==> flow/design.v <==
`timescale 1ns / 1ps
module up_down_counter
    #(parameter N = 8)
    (
        input clk,
        input reset_n, 
        input enable_n,         
        input up,               
        output [N-1:0]Q
    );
    reg[N-1:0] Q_reg, Q_next;
    always @(posedge clk, negedge reset_n) begin
        if(!reset_n)begin
                Q_reg <= 'b0;
        end         
        else if (enable_n) begin
            Q_reg <= Q_next;
        end    
        else begin
            Q_reg <= Q_reg;
        end 
    end    
    always @(*) begin
        if(up) begin
            Q_next = Q_reg + 1;
        end 
        else begin
            Q_next = Q_reg - 1;
        end  
    end     
    assign Q = Q_reg; 
endmodule
Reports on up_down_counter
The steps from the RTL of up_down_counter to its reports follow in flow order.
Lines are those of the file above, counted from 1.
Cell names lack the library's common part.
A cell with n/a has no value.
- top: up_down_counter
- clock: clk
- library: sky130hd
- timing corner: tt_025C_1v80

Elaborated design
Source: Yosys, flattened and elaborated, memories not mapped. Widths are those after wreduce; folded enables and synchronous resets count as part of the registers. Registers that Yosys merges into a memory's read port (data or address) are not register bits. Print and check cells do not count. Equal cells are merged and count once.
- noted register bits after elaboration: 8
- output and inout port bits at 8
- cells after elaboration: 4
- input bits: 4
- mux-type cells at 1
- noted $add $sub $neg: 2
- operators with widths (operator ; number):
    8-bit by 1-bit adder with 8-bit output (second input constant) ; 1
    8-bit by 1-bit subtractor with 8-bit output (second input constant) ; 1
    8-bit 2-to-1 mux ; 1

Depth
Longest topological path by Yosys (ltp), each cell counted once; first at word level (registers and memories cut), then after technology mapping (sequential cells cut; the memories' decode and read muxes count).
- depth after elaboration at 2
- noted ABC_AREA: 0
- noted mapped depth: 7
- noted gate-level depth less buffers: 7

Synthesis result
The flow's flattened synthesis, as Yosys stat reports it; memories are mapped. The netlist is that of the ABC_AREA named above (0 if unset); the other value can give another one.
Totals and module areas in this step are rounded.
- cells by type (cell ; number ; area in all (um^2)):
    dfrtp_1 ; 8 ; 200.192
    ha_1 ; 6 ; 75.072
    xnor2_1 ; 4 ; 35.034
    mux2_2 ; 3 ; 33.782
    o21bai_1 ; 3 ; 22.522
    a21oi_1 ; 4 ; 20.019
    fa_1 ; 1 ; 20.019
    a21oi_2 ; 2 ; 17.517
    xor2_1 ; 2 ; 17.517
    a21o_1 ; 2 ; 15.014
    a221oi_2 ; 1 ; 15.014
    mux2_4 ; 1 ; 15.014
    a211oi_2 ; 1 ; 12.512
    buf_6 ; 1 ; 11.261
    inv_1 ; 3 ; 11.261
    mux2i_1 ; 1 ; 10.01
    nor3_1 ; 2 ; 10.01
    o21ai_0 ; 2 ; 10.01
Not listed: further types 10, cells in them 12.
- buffer cells: 1
- sequential part of the area at 200 um^2
- flip-flops at 8
- synthesis area at 620 um^2
- cells in the netlist: 59

Path before layout
OpenSTA on the mapped netlist: ideal clock, no wires. The path of least setup slack (recovery checks aside). Input and output delay are each 20% of the period. Register names are those of the netlist, which keeps one name where synthesis merged equal registers.
- path type: flip-flop to flip-flop
- start: register Q_reg[0]
- end: register Q_reg[6]
- noted path buffers: 0
- period: 1.65 ns
- noted arrival: 1.651 ns
- noted slack: -0.125 ns
- stages on the path at 7
- launch time at the first pin at 0.000 ns
- noted delay of the path: 1.776 ns
- library setup time at 0.125 ns
- noted required time: 1.525 ns
- synthesis period reached at 1.775 ns
"delay of the path" = arrival - input delay + setup time.
"stages on the path" counts driving pins, that of a launching flip-flop among them; a cell with two outputs on the path counts twice.
"synthesis period reached" = period - worst setup slack (recovery checks aside). The figure is calculated, with input and output delays left at 20% of the set period.
The rows between start and end are the longest chain of elaborated cells between them; the timing report does not say that the signal goes this way. Where chains are equally long, one stands for them.
A line is the first line of the expression or statement that the cell stems from. Yosys adds cells for indexed reads and writes and turns some case tables into memories.
A register here has more assigning lines than the two given.
- path through: dfrtp_1 -> fa_1 -> a21oi_1 -> o21ai_1 -> a21oi_1 -> xnor2_1 -> mux2_2
- length of the longest elaborated chain at 2
- elaborated cells on any way between the ends at 3
- RTL lines with such cells at 3
- those cells by class: add/sub (2); mux (1)
- ends and longest elaborated chain, after synthesis (what ; RTL line ; text):
    from (decl) ; 11 ; reg[N-1:0] Q_reg, Q_next;
    from (assign) ; 17 ; Q_reg <= Q_next;
    from (assign) ; 20 ; Q_reg <= Q_reg;
    8-bit by 1-bit subtractor with 8-bit output ; 28 ; Q_next = Q_reg - 1;
    8-bit 2-to-1 mux ; 24 ; if(up) begin
    to (assign) ; 17 ;
    to (assign) ; 20 ;
    to (decl) ; 11 ;

Path in the finished layout
From the final timing report of flow run 1: the path of least setup slack in the routed layout; clock arrival at registers is part of the times.
- path type: flip-flop to flip-flop
- start: register Q_reg[1]
- end: register Q_reg[5]
- launch time at the first pin at 0.26 ns
- noted slack: 0.19 ns
- noted path buffers: 0
- period: 2.01 ns
- noted required time: 2.16 ns
- stages on the path at 7
- noted arrival: 1.97 ns
- library setup time at 0.11 ns
The rows between start and end are the longest chain of elaborated cells between them; the timing report does not say that the signal goes this way. Where chains are equally long, one stands for them.
A register here has more assigning lines than the two given.
- path through: dfrtp_1 -> ha_1 -> a211oi_2 -> o21bai_1 -> a21oi_2 -> xnor2_1 -> mux2_4
- length of the longest elaborated chain at 2
- elaborated cells on any way between the ends at 3
- RTL lines with such cells at 3
- those cells by class: add/sub (2); mux (1)
- ends and longest elaborated chain, post-layout (what ; RTL line ; text):
    from (decl) ; 11 ; reg[N-1:0] Q_reg, Q_next;
    from (assign) ; 17 ; Q_reg <= Q_next;
    from (assign) ; 20 ; Q_reg <= Q_reg;
    8-bit by 1-bit subtractor with 8-bit output ; 28 ; Q_next = Q_reg - 1;
    8-bit 2-to-1 mux ; 24 ; if(up) begin
    to (assign) ; 17 ;
    to (assign) ; 20 ;
    to (decl) ; 11 ;

Add stored flow runs of up_down_counter

Settings and measured results of 2 stored flow runs for module up_down_counter (sky130hd), not sorted in any way. The constraints put input and output delay at 20% of the set period each and load the outputs with 0.01 pF.
"period achieved" means the clock period less the worst setup slack. The figure is calculated, with input and output delays left at 20% of the set period.
By "critical path time" is meant the share of the clock period that the worst setup path is allowed (20% is reserved at inputs, 20% at outputs), minus its slack. Clock arrival times at its registers enter into it.
"total power of the final layout" rests on the timing tool's default activity at the inputs, not on a simulated workload.
The results are shown rounded.

Flow run 1
Settings were period_ns = 2.01; CORE_UTILIZATION = 51; CAP_MARGIN = 20; CORE_MARGIN = 2; SLEW_MARGIN = 20
- utilization in the final report: 0.8
- mapped cell area after synthesis at 620 um^2
- overall die area at 1500 um^2
- noted the critical path time: 1.82 ns
- critical path type: flip-flop to flip-flop
- noted the period achieved: 1.817 ns
- standard-cell area after routing: 890 um^2
- worst slack on setup checks: 0.19 ns
- total power of the final layout: 1.6 mW
- total negative slack on setup checks: 0.000 ns

Flow run 2
Settings were period_ns = 2.8; CORE_UTILIZATION = 16; CORE_ASPECT_RATIO = 0.74; CORE_MARGIN = 3; TNS_END_PERCENT = 90; GPL_TIMING_DRIVEN = 1; CTS_CLUSTER_DIAMETER = 138; SLEW_MARGIN = 20; MIN_ROUTING_LAYER = met1; CAP_MARGIN = 20
- utilization in the final report: 0.24
- mapped cell area after synthesis at 620 um^2
- overall die area at 4600 um^2
- noted the critical path time: 1.80 ns
- critical path type: input port to flip-flop
- noted the period achieved: 2.359 ns
- standard-cell area after routing: 830 um^2
- worst slack on setup checks: 0.44 ns
- total power of the final layout: 0.99 mW
- total negative slack on setup checks: 0.000 ns
